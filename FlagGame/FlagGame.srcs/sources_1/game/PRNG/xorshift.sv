==> flow/design.v <==
`timescale 1ns / 1ps
module xorshift128 (
    input              clk,
    input              rst,
    input              ce,
    input              seed_en,
    input      [127:0] seed,      
    output reg [ 31:0] rnd        
);
    reg [31:0] x, y, z, w;
    always @(posedge clk or posedge rst) begin
        if (rst) begin
            x <= 32'h12345678;
            y <= 32'h87654321;
            z <= 32'hABCDEF01;
            w <= 32'h10FEDCBA;
        end else if (seed_en) begin
            x <= seed[127:96];
            y <= seed[95:64];
            z <= seed[63:32];
            w <= seed[31:0];
        end else if (ce) begin
            reg [31:0] t;
            t = x ^ (x << 11);
            x   <= y;
            y   <= z;
            z   <= w;
            w   <= w ^ (w >> 19) ^ (t ^ (t >> 8));
            rnd <= w;
        end
    end
endmodule
module xorshift64 (
    input              clk,
    input              rst,
    input              ce,
    input              seed_en,
    input      [63:0]  seed,      
    output reg [31:0]  rnd        
);
    reg [31:0] x, y, z, w;
    always @(posedge clk or posedge rst) begin
        if (rst) begin
            x <= 32'h12345678;
            y <= 32'h87654321;
            z <= 32'hABCDEF01;
            w <= 32'h10FEDCBA;
        end else if (seed_en) begin
            x <= seed[63:48] ^ seed[31:16];  
            y <= seed[47:32] ^ seed[15:0];
            z <= seed[31:16] ^ seed[63:48];
            w <= seed[15:0]  ^ seed[47:32];
        end else if (ce) begin
            reg [31:0] t;
            t = x ^ (x << 11);
            x   <= y;
            y   <= z;
            z   <= w;
            w   <= w ^ (w >> 19) ^ (t ^ (t >> 8));
            rnd <= w;
        end
    end
endmodule
# Step by step through the tools: xorshift128
# Tool output for the design above, in the order of the flow.
# Line numbers count from 1 in the design file above.
# Cell names lack the library's common part.
# The mark n/a stands for no value.
[inputs] top="xorshift128" clock_port="clk" cell_library="sky130hd" corner="tt_025C_1v80"

# Word level
# Counts by Yosys on the flattened word-level netlist (proc, flatten, opt, wreduce; memories kept). Register bits leave out memories and registers merged into their read ports (data or address). Print and check cells are left out. Cells with the same type and inputs are merged into one.
[word_totals] reg_bits=160 in_bits=132 out_inout_bits=32 wordCells=21
[op_classes] n_mux=8 logic=6 reduce_and_logical=2
[ops] op="32-bit 2-to-1 mux" count=8
[ops] op="32-bit XOR" count=2
[ops] op="32-bit by 13-bit XOR with 32-bit output" count=1
[ops] op="32-bit by 24-bit XOR with 32-bit output" count=1
[ops] op="3-bit AND reduction" count=1
[ops] op="1-bit NOT" count=2
[ops] op="2-bit nonzero test" count=1

# Logic depth
# Yosys ltp: most cells in a row. Word level: on the elaborated netlist, between registers, memories and ports. Mapped: between sequential cells and ports; inverters and the memories' decode and read muxes count.
[logic_depth] word_depth=5 abc_area=0 mapped_depth=7 ltp_nobuf=4

# Synthesis result
# Source: synth_stat.txt of the flow (Yosys; design flattened, memories mapped). It holds for the ABC_AREA given above (unset counts as 0); a run with the other value may have another netlist.
[types] cell="dfrtp_1" count=66 type_area_um2=1.65E+03
[types] cell="dfstp_2" count=62 type_area_um2=1.63E+03
[types] cell="mux2i_1" count=107 type_area_um2=1.07E+03
[types] cell="edfxtp_1" count=32 type_area_um2=960.922
[types] cell="o21ai_0" count=108 type_area_um2=540.518
[types] cell="nand2_1" count=121 type_area_um2=454.186
[types] cell="xnor2_1" count=38 type_area_um2=332.819
[types] cell="xor2_1" count=26 type_area_um2=227.718
[types] cell="buf_2" count=25 type_area_um2=125.12
[types] cell="nand2b_1" count=12 type_area_um2=75.072
[types] cell="a22oi_1" count=9 type_area_um2=67.565
[types] cell="xnor3_1" count=3 type_area_um2=67.565
[types] cell="o31a_1" count=7 type_area_um2=61.309
[types] cell="clkbuf_1" count=15 type_area_um2=56.304
[types] cell="nor2b_1" count=9 type_area_um2=56.304
[types] cell="nor3_1" count=10 type_area_um2=50.048
[types] cell="nor2_1" count=12 type_area_um2=45.043
[types] cell="buf_4" count=5 type_area_um2=37.536
# Not listed: further types 13, cells in them 37.
[synth_totals] cell_count=704 mapped_area_um2=7744.9 sequential_area_um2=4241.6 ff_cells=160 buf_cells=46

# Timing after synthesis
# Path of least setup slack by OpenSTA after synthesis, without wires, with an ideal clock, recovery checks aside; 20% of the period is set as input and as output delay. Where synthesis merged equal registers, the netlist keeps one of their names.
[synth_path] path_kind="input-to-reg" start="in ce" end="reg rnd[0]" clock_period_ns=5.72 in_delay_ns=1.144 setup_time_ns=0.461 t_first_pin_ns=1.144 arrival_ns=4.103 required_ns=5.259 path_slack_ns=1.156 path_delay_ns=3.420 driving_pins=5 n_path_buf=3 period_less_setup_slack_ns=4.564
# "path_delay_ns" is the arrival time less input delay plus setup time.
# "driving_pins" counts driving pins, that of a launching flip-flop among them; a cell with two outputs on the path counts twice.
# "period_less_setup_slack_ns" is the clock period less the worst setup slack; recovery checks do not enter. This is arithmetic on one report: input and output delays are still those of the set period (20% each).
# The rows between start and end are the longest chain of elaborated cells between them; the timing report does not say that the signal goes this way. Where chains are equally long, one stands for them.
# Each line given opens the expression or statement behind the cell; cells for indexed reads and writes are added by Yosys, which also makes memories of some case tables.
[synth_between] path_cell_list="buf_2 clkinv_1 buf_2 buf_1 nor3_1" elab_chain_cells=1 cone_cells=1 lines_between=0 classes_between="1 x reduce/logical"
[synth_rtl] item="start: declaration" line_no=5 rtl="input              ce,"
[synth_rtl] item="3-bit AND reduction"
[synth_rtl] item="end: assignment" line_no=29 rtl="rnd <= w;"
[synth_rtl] item="end: declaration" line_no=8 rtl="output reg [ 31:0] rnd"

# Path in the finished layout
# From the final timing report of run 1: the path of least setup slack in the routed layout; clock arrival at registers is part of the times.
[layout_path] path_kind="reg-to-output" start="reg rnd[1]" end="out rnd[1]" clock_period_ns=4.31 output_delay_ns=0.86 t_first_pin_ns=0.43 arrival_ns=1.36 required_ns=3.45 path_slack_ns=2.08 driving_pins=2 n_path_buf=1
[layout_between] path_cell_list="edfxtp_1 clkdlybuf4s50_1" elab_chain_cells=0 cone_cells=0 lines_between=0
[layout_rtl] item="start: declaration" line_no=8 rtl="output reg [ 31:0] rnd"
[layout_rtl] item="start: assignment" line_no=29 rtl="rnd <= w;"
[layout_rtl] item="end: declaration" line_no=8

# xorshift128 through Yosys and OpenROAD on sky130hd: 2 stored runs, unordered, with their settings and measured results. The constraints put input and output delay at 20% of the set period each and load the outputs with 0.01 pF.
# By "worst_path_ns" is meant the share of the clock period that the worst setup path is allowed (20% is reserved at inputs, 20% at outputs), minus its slack. Clock arrival times at its registers enter into it.
run="run 1" settings period_ns=4.31 SETUP_SLACK_MARGIN=0.78 CAP_MARGIN=20 CORE_MARGIN=2 CORE_UTILIZATION=40 SLEW_MARGIN=20
run="run 1" results worst_path_ns=1.36 worst_path_kind="reg-to-output" final_hold_ws_ns=0.483 final_util_frac=0.539 yosys.chip_area_um2=7744.9 design_die_area_um2=20491.9 setupTns_ns=0.000 setup_worst_slack_ns=2.083 cell_area_final_um2=10144.7
run="run 2" settings period_ns=3.31 CORE_UTILIZATION=56 PLACE_DENSITY=0.65 CORE_MARGIN=2 TNS_END_PERCENT=90 ABC_AREA=0 GPL_ROUTABILITY_DRIVEN=0 CTS_CLUSTER_SIZE=58 CAP_MARGIN=5 MIN_ROUTING_LAYER="met2" SLEW_MARGIN=20
run="run 2" results worst_path_ns=1.35 worst_path_kind="reg-to-output" final_hold_ws_ns=0.494 final_util_frac=0.759 yosys.chip_area_um2=7744.9 design_die_area_um2=14786.6 setupTns_ns=0.000 setup_worst_slack_ns=1.293 cell_area_final_um2=10177.3
