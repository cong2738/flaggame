==> flow/design.v <==
`timescale 1ns / 1ps
module antialiasing(
    input  logic       clk,
    input  logic       reset,
    input  logic [3:0] pixel_r_i,
    input  logic [3:0] pixel_g_i,
    input  logic [3:0] pixel_b_i,
    input  logic       de_i,
    input  logic       h_sync_i,
    input  logic       v_sync_i,
    output logic [3:0] pixel_r_o,
    output logic [3:0] pixel_g_o,
    output logic [3:0] pixel_b_o,
    output logic       de_o,
    output logic       h_sync_o,
    output logic       v_sync_o
);
    logic [3:0] prev_r[0:3];   
    logic [3:0] prev_g[0:3];
    logic [3:0] prev_b[0:3];
    always_ff @(posedge clk) begin
        if (de_i) begin
            prev_r[3] <= prev_r[2];
            prev_r[2] <= prev_r[1];
            prev_r[1] <= prev_r[0];
            prev_r[0] <= pixel_r_i;
            prev_g[3] <= prev_g[2];
            prev_g[2] <= prev_g[1];
            prev_g[1] <= prev_g[0];
            prev_g[0] <= pixel_g_i;
            prev_b[3] <= prev_b[2];
            prev_b[2] <= prev_b[1];
            prev_b[1] <= prev_b[0];
            prev_b[0] <= pixel_b_i;
        end
    end
    logic is_step_r, is_step_g, is_step_b;
    always_comb begin
        is_step_r = (pixel_r_i == prev_r[0]) && (prev_r[0] == prev_r[1]) && 
                    (prev_r[1] == prev_r[2]) && (prev_r[2] == prev_r[3]);
        is_step_g = (pixel_g_i == prev_g[0]) && (prev_g[0] == prev_g[1]) && 
                    (prev_g[1] == prev_g[2]) && (prev_g[2] == prev_g[3]);
        is_step_b = (pixel_b_i == prev_b[0]) && (prev_b[0] == prev_b[1]) && 
                    (prev_b[1] == prev_b[2]) && (prev_b[2] == prev_b[3]);
    end
    logic step_end_r, step_end_g, step_end_b;
    always_comb begin
        step_end_r = is_step_r && (pixel_r_i != prev_r[0]);
        step_end_g = is_step_g && (pixel_g_i != prev_g[0]);
        step_end_b = is_step_b && (pixel_b_i != prev_b[0]);
    end
    logic [3:0] smooth_r, smooth_g, smooth_b;
    always_comb begin
        if (step_end_r && de_i) begin
            smooth_r = (prev_r[0] + pixel_r_i) >> 1;
        end else if (is_step_r && de_i) begin
            case (prev_r[0][1:0])   
                2'b00: smooth_r = prev_r[0];
                2'b01: smooth_r = (prev_r[0] > 0) ? prev_r[0] - 1 : prev_r[0];
                2'b10: smooth_r = (prev_r[0] < 15) ? prev_r[0] + 1 : prev_r[0];
                2'b11: smooth_r = prev_r[0];
            endcase
        end else begin
            smooth_r = pixel_r_i;   
        end
        if (step_end_g && de_i) begin
            smooth_g = (prev_g[0] + pixel_g_i) >> 1;
        end else if (is_step_g && de_i) begin
            case (prev_g[0][1:0])
                2'b00: smooth_g = prev_g[0];
                2'b01: smooth_g = (prev_g[0] > 0) ? prev_g[0] - 1 : prev_g[0];
                2'b10: smooth_g = (prev_g[0] < 15) ? prev_g[0] + 1 : prev_g[0];
                2'b11: smooth_g = prev_g[0];
            endcase
        end else begin
            smooth_g = pixel_g_i;
        end
        if (step_end_b && de_i) begin
            smooth_b = (prev_b[0] + pixel_b_i) >> 1;
        end else if (is_step_b && de_i) begin
            case (prev_b[0][1:0])
                2'b00: smooth_b = prev_b[0];
                2'b01: smooth_b = (prev_b[0] > 0) ? prev_b[0] - 1 : prev_b[0];
                2'b10: smooth_b = (prev_b[0] < 15) ? prev_b[0] + 1 : prev_b[0];
                2'b11: smooth_b = prev_b[0];
            endcase
        end else begin
            smooth_b = pixel_b_i;
        end
    end
    always_ff @(posedge clk, posedge reset) begin
        if (reset) begin
            pixel_r_o <= '0;
            pixel_g_o <= '0;
            pixel_b_o <= '0;
            de_o <= '0;
            h_sync_o <= 1'b1;
            v_sync_o <= 1'b1;
        end else begin
            de_o <= de_i;
            h_sync_o <= h_sync_i;
            v_sync_o <= v_sync_i;
            pixel_r_o <= smooth_r;
            pixel_g_o <= smooth_g;
            pixel_b_o <= smooth_b;
        end
    end
endmodule
==> Step by step through the tools: antialiasing <==
The steps from the RTL of antialiasing to its reports follow in flow order.
Lines are those of the file above, counted from 1.
{ "design": {"top_module": "antialiasing", "clk_port": "clk", "library": "sky130hd", "corner": "tt_025C_1v80"} }

==> After elaboration <==
Source: Yosys, flattened and elaborated. Widths are those after wreduce; folded enables and synchronous resets count as part of the registers. Registers that Yosys merges into a memory's read port (data or address) are not register bits. Print and check cells do not count. Equal cells are merged and count once.
{ "op_classes": {"muxes": 15, "n_addsub": 9, "compare": 6, "reduce_logical": 24, "n_eq": 24} }
{ "ops": {"columns": ["operator", "n"], "rows": [
  ["equality test 4 bit", 12],
  ["two-way mux 4 bit", 12],
  ["case mux 4 bit (select 3 bit)", 3],
  ["logical AND 1 bit", 18],
  ["equality test 2 bit with constant B", 6],
  ["adder 4 x 1 -> 4 bit with constant B", 3],
  ["subtractor 4 x 1 -> 4 bit with constant B", 3],
  ["> comparator 4 x 1 -> 1 bit with constant B", 3],
  ["adder 4 bit", 3],
  ["less-than comparator 4 bit with constant B", 3],
  ["!= test 4 bit", 3],
  ["equality test 2 x 1 -> 1 bit with constant B", 3],
  ["zero test 2 bit", 3],
  ["OR reduction 2 bit", 3]
]} }
{ "bits": {"output_inout_bits": 15, "regBits": 63} }

==> Logic depth <==
Depth = most cells in a row (Yosys ltp): at word level without a register or memory, in the mapped netlist without a sequential cell, where the memories' decode and read muxes count.
{ "depth": {"depth_word": 7, "ABC_AREA": 0, "ltp_mapped": 6, "mapped_depth_nobuf": 6} }

==> After synthesis <==
Yosys stat after the flow's synthesis: flattened, memories mapped to cells. It holds for the ABC_AREA given above (unset counts as 0); a run with the other value may have another netlist.
Totals and module areas in this step are rounded.
{ "mapped": {"seqArea_um2": 1800, "mapped_cells": 222, "ff_cells": 63, "synth_area_um2": 3000, "buffers": 5} }
{ "by_type": {"columns": ["cell", "n", "type_area_um2"], "rows": [
  ["sky130_fd_sc_hd__edfxtp_1", 48, 1.44E+03],
  ["sky130_fd_sc_hd__dfrtp_1", 13, 325.312],
  ["sky130_fd_sc_hd__ha_1", 21, 262.752],
  ["sky130_fd_sc_hd__mux2_2", 10, 112.608],
  ["sky130_fd_sc_hd__mux2i_1", 7, 70.067],
  ["sky130_fd_sc_hd__nand4_1", 11, 68.816],
  ["sky130_fd_sc_hd__or4_1", 9, 67.565],
  ["sky130_fd_sc_hd__dfstp_2", 2, 52.55],
  ["sky130_fd_sc_hd__inv_1", 13, 48.797],
  ["sky130_fd_sc_hd__a21oi_1", 9, 45.043],
  ["sky130_fd_sc_hd__o31ai_1", 5, 37.536],
  ["sky130_fd_sc_hd__nor2b_1", 5, 31.28],
  ["sky130_fd_sc_hd__nand3_1", 6, 30.029],
  ["sky130_fd_sc_hd__o21ai_0", 6, 30.029],
  ["sky130_fd_sc_hd__and3b_1", 3, 26.275],
  ["sky130_fd_sc_hd__xnor2_1", 3, 26.275],
  ["sky130_fd_sc_hd__mux2_1", 2, 22.522],
  ["sky130_fd_sc_hd__nand2_1", 6, 22.522]
]} }
Other cell types: 23; their cells: 43.

==> Path before layout <==
Path of least setup slack by OpenSTA after synthesis, without wires, with an ideal clock, recovery checks aside; 20% of the period is set as input and as output delay. Where synthesis merged equal registers, the netlist keeps one of their names.
{ "synth_path": {"kind": "in2reg", "startpoint": "input port pixel_b_i[1]", "endpoint": "register pixel_b_o[0]", "period_ps": 2820, "arrival_time_ps": 2121, "path_delay_ps": 1682, "path_stages": 5, "setup_slack_ps": 575, "path_buffers": 0, "in_delay_ps": 564, "period_less_setup_slack_ps": 2245} }
"path_delay_ps" = arrival - input delay + setup time.
"path_stages": output pins that drive a net of the path, with the launching flip-flop's if there is one; two outputs of one cell count as two.
"period_less_setup_slack_ps" = period - worst setup slack (recovery checks aside). The figure is calculated, with input and output delays left at 20% of the set period.
The rows between start and end are the longest chain of elaborated cells between them; the timing report does not say that the signal goes this way. Where chains are equally long, one stands for them.
A line is the first line of the expression or statement that the cell stems from. Yosys adds cells for indexed reads and writes and turns some case tables into memories.
{ "synth_via": {"cell_sequence": "sky130_fd_sc_hd__ha_1 > sky130_fd_sc_hd__or4b_1 > sky130_fd_sc_hd__a2111oi_0 > sky130_fd_sc_hd__nand4_1 > sky130_fd_sc_hd__mux2_2", "elab_chain_len": 7} }
{ "synth_lines": {"columns": ["element", "line_no", "source"], "rows": [
  ["from (decl)", 7, "input  logic [3:0] pixel_b_i,"],
  ["equality test 4 bit", 43, "is_step_b = (pixel_b_i == prev_b[0]) && (prev_b[0] == prev_b[1]) &&"],
  ["logical AND 1 bit (3 in a row)", 43, null],
  ["logical AND 1 bit", 80, "end else if (is_step_b && de_i) begin"],
  ["two-way mux 4 bit", 80, null],
  ["two-way mux 4 bit", 78, "if (step_end_b && de_i) begin"],
  ["to (assign)", 95, "pixel_b_o <= '0;"],
  ["to (assign)", 105, "pixel_b_o <= smooth_b;"],
  ["to (decl)", 13, "output logic [3:0] pixel_b_o,"]
]} }

==> Worst path after layout <==
From the final timing report of flow run 1: the path of least setup slack in the routed layout; clock arrival at registers is part of the times.
The report prints the path's times to 10 ps; the period is as set.
{ "layout_path": {"kind": "in2reg", "startpoint": "input port pixel_b_i[2]", "endpoint": "register pixel_b_o[1]", "period_ps": 2420, "setup_slack_ps": 270, "path_buffers": 2, "path_stages": 7, "arrival_time_ps": 2360, "in_delay_ps": 480} }
The rows between start and end are the longest chain of elaborated cells between them; the timing report does not say that the signal goes this way. Where chains are equally long, one stands for them.
{ "layout_via": {"cell_sequence": "sky130_fd_sc_hd__dlygate4sd2_1 > sky130_fd_sc_hd__ha_1 > sky130_fd_sc_hd__or4b_4 > sky130_fd_sc_hd__a2111oi_4 > sky130_fd_sc_hd__nand4_1 > sky130_fd_sc_hd__buf_4 > sky130_fd_sc_hd__mux2_2", "elab_chain_len": 7} }
{ "layout_lines": {"columns": ["element", "line_no", "source"], "rows": [
  ["from (decl)", 7, "input  logic [3:0] pixel_b_i,"],
  ["equality test 4 bit", 43, "is_step_b = (pixel_b_i == prev_b[0]) && (prev_b[0] == prev_b[1]) &&"],
  ["logical AND 1 bit (3 in a row)", 43, null],
  ["logical AND 1 bit", 80, "end else if (is_step_b && de_i) begin"],
  ["two-way mux 4 bit", 80, null],
  ["two-way mux 4 bit", 78, "if (step_end_b && de_i) begin"],
  ["to (assign)", 95, "pixel_b_o <= '0;"],
  ["to (assign)", 105, "pixel_b_o <= smooth_b;"],
  ["to (decl)", 13, "output logic [3:0] pixel_b_o,"]
]} }

Hand-over note for antialiasing

Below are 2 stored runs of the flow (Yosys, OpenROAD; platform sky130hd) on antialiasing, each with its settings and what was measured, unordered. Constraints: input delay and output delay 20% of the set period each, output load 0.01 pF.
"achieved_clock_period_ps": clock period set for the run, less the worst setup slack. It is reckoned from that one timing run; input and output delays stay at 20% of the period that was set.
"worstPathTime_ps" = time allowed to the worst setup path (clock period - input delay - output delay, where it has them) - its slack; a late launch clock adds to it, a late capture clock takes from it.
"worstPathTime_ps" is given in steps of 10 ps.
The measured numbers are rounded.

Flow run 1
==> flow/run.sh <==
#!/bin/bash
# the make line also repeats the synthesis and layout settings of config.mk as NAME=value (left out here)
make -C /OpenROAD-flow-scripts/flow DESIGN_CONFIG=/design/flow/config.mk WORK_HOME=/design/flow/orfs CLKGATE_MAP_FILE= finish
==> flow/config.mk <==
export PLATFORM = sky130hd
export DESIGN_NAME = antialiasing
export DESIGN_NICKNAME = antialiasing
export VERILOG_FILES = /design/flow/design.v
export SDC_FILE = /design/flow/constraint.sdc
export NUM_CORES = 4
export LEC_CHECK = 0
export CAP_MARGIN = 20
export CELL_PAD_IN_SITES_DETAIL_PLACEMENT = 1
export CORE_MARGIN = 5
export CORE_UTILIZATION = 17
export MIN_ROUTING_LAYER = met1
export PLACE_DENSITY_LB_ADDON = 0.11
export SETUP_SLACK_MARGIN = 0.26
export SLEW_MARGIN = 20
export TNS_END_PERCENT = 70
==> flow/constraint.sdc <==
create_clock -name core_clock -period 2.42 [get_ports {clk}]
set_input_delay 0.4840 -clock core_clock [delete_from_list [all_inputs] [get_ports {clk}]]
set_output_delay 0.4840 -clock core_clock [all_outputs]
set_load 0.01 [all_outputs]

==> results of flow run 1, as JSON <==
{
  "worstPathTime_ps": 1660,
  "critical_path_type": "in2reg",
  "setup_worst_slack_ps": 270,
  "hold_worst_slack_ps": 470,
  "achieved_clock_period_ps": 2146,
  "tns_ps": 0,
  "ys_area_um2": 3000,
  "die_um2": 21000,
  "layout_stdcell_area_um2": 4200
}

Flow run 2
==> flow/run.sh <==
#!/bin/bash
# the make line also repeats the synthesis and layout settings of config.mk as NAME=value (left out here)
make -C /OpenROAD-flow-scripts/flow DESIGN_CONFIG=/design/flow/config.mk WORK_HOME=/design/flow/orfs CLKGATE_MAP_FILE= finish
==> flow/config.mk <==
export PLATFORM = sky130hd
export DESIGN_NAME = antialiasing
export DESIGN_NICKNAME = antialiasing
export VERILOG_FILES = /design/flow/design.v
export SDC_FILE = /design/flow/constraint.sdc
export NUM_CORES = 4
export LEC_CHECK = 0
export CAP_MARGIN = 40
export CELL_PAD_IN_SITES_DETAIL_PLACEMENT = 2
export CORE_ASPECT_RATIO = 1.62
export CORE_MARGIN = 4
export CORE_UTILIZATION = 63
export CTS_CLUSTER_DIAMETER = 85
export CTS_CLUSTER_SIZE = 65
export GPL_TIMING_DRIVEN = 1
export MAX_ROUTING_LAYER = met4
export MIN_ROUTING_LAYER = met2
export SETUP_SLACK_MARGIN = 0.16
export SLEW_MARGIN = 20
export TNS_END_PERCENT = 10
==> flow/constraint.sdc <==
create_clock -name core_clock -period 4.05 [get_ports {clk}]
set_input_delay 0.8100 -clock core_clock [delete_from_list [all_inputs] [get_ports {clk}]]
set_output_delay 0.8100 -clock core_clock [all_outputs]
set_load 0.01 [all_outputs]

==> results of flow run 2, as JSON <==
{
  "outcome": "unfinished; error DPL-0033 in placement"
}

End of note.
